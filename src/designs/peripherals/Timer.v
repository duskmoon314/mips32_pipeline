==> flow/design.v <==
`timescale  1ns / 1ps
module Timer (
         clk,
         reset,
         en,
         wen,
         address,
         din,
         dout,
         IRQ
       );
input clk, reset, en, wen;
input [31: 0] address, din;
output [31: 0] dout;
output IRQ;
reg [31: 0] TH, TL, TCON;
assign IRQ = TCON[2];
assign dout = ~en ? 32'h0 :
       (address[3 : 0] == 4'h8) ? TCON :
       (address[3 : 0] == 4'h4) ? TL :
       TH;
always @(posedge clk)
  begin
    if (reset)
      begin
        TH <= 32'h00000000;
        TL <= 32'h00000000;
        TCON <= 32'h00000000;
      end
    else
      begin
        if (wen)
          begin
            if (address[3: 0] == 4'h8)
              begin
                TCON <= din;
              end
            else if (address[3: 0] == 4'h4)
              begin
                TL <= din;
              end
            else
              begin
                TH <= din;
              end
          end
        else
          begin
            if (TCON[0])
              begin
                if ( & TL)
                  begin
                    TL <= TH;
                    TCON[2] <= TCON[1];
                  end
                else
                  begin
                    TL <= TL + 32'b1;
                  end
              end
          end
      end
  end
endmodule
# Step by step through the tools: Timer
# Tool output for the design above, in the order of the flow.
# Line numbers count from 1 in the design file above.
# Cell names lack the library's common part.
# Not given: --
[design]
top_module = "Timer"
clock = "clk"
lib = "sky130hd"
corner = "tt_025C_1v80"

# After elaboration
# Yosys after proc, flatten, opt, wreduce and memory -nomap, before mapping. Memory bits, and registers merged into a memory's read port (data or address), are not among the register bits. Print and check cells are not counted. Equal cells are merged and count once.
[classes]
n_eq = 5
mux = 12
add_sub_neg = 1
bitwise = 2
n_reduce_logical = 7
[ops]
columns = ["op", "n"]
rows = [
  ["32-bit 2-to-1 mux", 8],
  ["32-bit by 1-bit adder with 32-bit output (second input constant)", 1],
  ["32-bit AND reduction", 1],
  ["3-bit AND reduction", 3],
  ["2-bit by 1-bit != test with 1-bit output (second input constant)", 2],
  ["2-bit nonzero test", 2],
  ["4-bit by 3-bit equality test with 1-bit output (second input constant)", 1],
  ["4-bit equality test (second input constant)", 1],
  ["1-bit 2-to-1 mux", 4],
  ["1-bit NOT", 2],
  ["2-bit != test (second input constant)", 1],
  ["2-bit AND reduction", 1],
]
[word_totals]
regBits = 96
output_inout_bits = 33
elab_cells = 32

# Depth
# Yosys ltp: most cells in a row. Word level: on the elaborated netlist, between registers, memories and ports. Mapped: between sequential cells and ports; inverters and the memories' decode and read muxes count.
[logic_depth]
ltp_word = 4
abc_area = 1
depth_mapped = 12
mapped_depth_nobuf = 12

# Mapped cells and area
# The flow's flattened synthesis, as Yosys stat reports it; memories are mapped. The netlist is that of the ABC_AREA named above (0 if unset); the other value can give another one.
[by_type]
columns = ["type", "n"]
rows = [
  ["dfxtp_1", 96],
  ["nand2_1", 214],
  ["inv_1", 150],
  ["a21oi_1", 100],
  ["o21ai_0", 91],
  ["o211ai_1", 39],
  ["nor2_1", 72],
  ["clkbuf_1", 46],
  ["nand3_1", 34],
  ["xor2_1", 14],
  ["a221oi_1", 10],
  ["nand4_1", 7],
  ["nor2_8", 2],
  ["a31oi_1", 6],
  ["nor2_4", 3],
  ["o211ai_2", 2],
  ["buf_6", 2],
  ["nand2_4", 2],
]
# Not listed: further types 15, cells in them 25.
[synth_totals]
ffs = 96
seq_area_mm2 = 0.0019218
area_mm2 = 0.0057518
buf_cells = 52
stdcells = 915

# Worst setup path after synthesis
# Source: OpenSTA report_checks on the synthesized netlist (no wires, ideal clock, input and output delay 20% of the period each), path of least setup slack; recovery checks are left aside. Register names are those of the netlist, which keeps one name where synthesis merged equal registers.
[synth_path]
path_kind = "input to output"
startpoint = "input port address[1]"
endpoint = "output port dout[0]"
arrival_ns = 1.621
tclk_ns = 2.75
delay_ns = 1.071
path_buffers = 2
driving_pins = 8
path_slack_ns = 0.579
period_less_setup_slack_ns = 2.171
# "delay_ns" = arrival - input delay + setup time.
# A path that ends at an output port has no setup time.
# "driving_pins" counts driving pins, that of a launching flip-flop among them; a cell with two outputs on the path counts twice.
# "period_less_setup_slack_ns" is the clock period less the worst setup slack; recovery checks do not enter. This is arithmetic on one report: input and output delays are still those of the set period (20% each).
# Between the ends stands the longest chain of elaborated cells between them, by number of cells; it is not shown to be the way that was timed. Of several equally long chains one is given.
# Each line given opens the expression or statement behind the cell; cells for indexed reads and writes are added by Yosys, which also makes memories of some case tables.
[synth_between]
path_cell_list = "nor2_1 > nand3_1 > inv_1 > clkbuf_1 > clkbuf_1 > nand2_1 > o211ai_1 > inv_1"
elab_chain_cells = 4
cone_cells = 5
classes_between = "2 x eq/ne; 3 x mux"
[synth_lines]
columns = ["element", "line", "rtl"]
rows = [
  ["from (decl)", 13, "input [31: 0] address, din;"],
  ["4-bit by 3-bit equality test with 1-bit output", 20, "(address[3 : 0] == 4'h4) ? TL :"],
  ["32-bit 2-to-1 mux", 20, ""],
  ["32-bit 2-to-1 mux", 19, "(address[3 : 0] == 4'h8) ? TCON :"],
  ["32-bit 2-to-1 mux", 18, "assign dout = ~en ? 32'h0 :"],
  ["to (decl)", 14, "output [31: 0] dout;"],
]

# Path in the finished layout
# From the final timing report of flow run A: the path of least setup slack in the routed layout; clock arrival at registers is part of the times.
[layout_path]
path_kind = "input to output"
startpoint = "input port address[1]"
endpoint = "output port dout[24]"
tclk_ns = 1.73
driving_pins = 10
path_slack_ns = -0.30
arrival_ns = 1.68
path_buffers = 4
# Between the ends stands the longest chain of elaborated cells between them, by number of cells; it is not shown to be the way that was timed. Of several equally long chains one is given.
[layout_between]
path_cell_list = "buf_6 > nor2_4 > nand2_4 > clkbuf_16 > clkbuf_16 > nor2_4 > a21oi_2 > o211ai_1 > inv_1 > buf_2"
elab_chain_cells = 4
cone_cells = 5
classes_between = "2 x eq/ne; 3 x mux"
[layout_lines]
columns = ["element", "line", "rtl"]
rows = [
  ["from (decl)", 13, "input [31: 0] address, din;"],
  ["4-bit by 3-bit equality test with 1-bit output", 20, "(address[3 : 0] == 4'h4) ? TL :"],
  ["32-bit 2-to-1 mux", 20, ""],
  ["32-bit 2-to-1 mux", 19, "(address[3 : 0] == 4'h8) ? TCON :"],
  ["32-bit 2-to-1 mux", 18, "assign dout = ~en ? 32'h0 :"],
  ["to (decl)", 14, "output [31: 0] dout;"],
]

# Record of 2 stored runs of the RTL-to-layout flow on Timer, platform sky130hd. The runs are unordered. Constraints: input delay and output delay 20% of the set period each, output load 0.01 pF.
# "clock_period_reached_ns": clock period set for the run, less the worst setup slack. It is reckoned from that one timing run; input and output delays stay at 20% of the period that was set.
# "timing.worst_path_ns": the worst setup path's part of the clock period (all of it between registers, 20% less for each end at a port) less its slack. A launch clock that arrives late makes it longer, a capture clock that arrives late makes it shorter.
# By "totalPower_mw" is meant OpenSTA's value without simulated activity: inputs other than the clock are taken to toggle once in ten clock periods, and the tool carries that through the logic.

[[run]]
name = "flow run A"
[run.settings]
period_ns = 1.73
CORE_UTILIZATION = 16
CORE_ASPECT_RATIO = 0.94
CELL_PAD_IN_SITES_GLOBAL_PLACEMENT = 0
ABC_AREA = 1
GPL_TIMING_DRIVEN = 0
CAP_MARGIN = 0
SLEW_MARGIN = 5
MIN_ROUTING_LAYER = "met1"
CORE_MARGIN = 2
[run.results]
final_hold_ws_ns = 0.452
dieArea_mm2 = 0.0374824
finalUtil_pct = 24.5
total_negative_slack_ns = -8.215
totalPower_mw = 5.563
post_synth_area_mm2 = 0.0057518
finish.stdcell_area_mm2 = 0.0086983
timing.worst_path_ns = 1.33
worst_setup_path_type = "input to output"
clock_period_reached_ns = 2.026
worstSetupSlack_ns = -0.296

[[run]]
name = "flow run B"
[run.settings]
period_ns = 4.11
CORE_UTILIZATION = 60
SETUP_SLACK_MARGIN = 0.23
PLACE_DENSITY = 0.43
ABC_AREA = 1
GPL_ROUTABILITY_DRIVEN = 1
CTS_CLUSTER_DIAMETER = 183
CAP_MARGIN = 30
MAX_ROUTING_LAYER = "met5"
CORE_MARGIN = 2
SLEW_MARGIN = 20
[run.results]
final_hold_ws_ns = 0.456
dieArea_mm2 = 0.0103856
finalUtil_pct = 72.8
total_negative_slack_ns = 0.000
totalPower_mw = 1.956
post_synth_area_mm2 = 0.0057518
finish.stdcell_area_mm2 = 0.0067602
timing.worst_path_ns = 2.02
worst_setup_path_type = "input to output"
clock_period_reached_ns = 3.663
worstSetupSlack_ns = 0.447
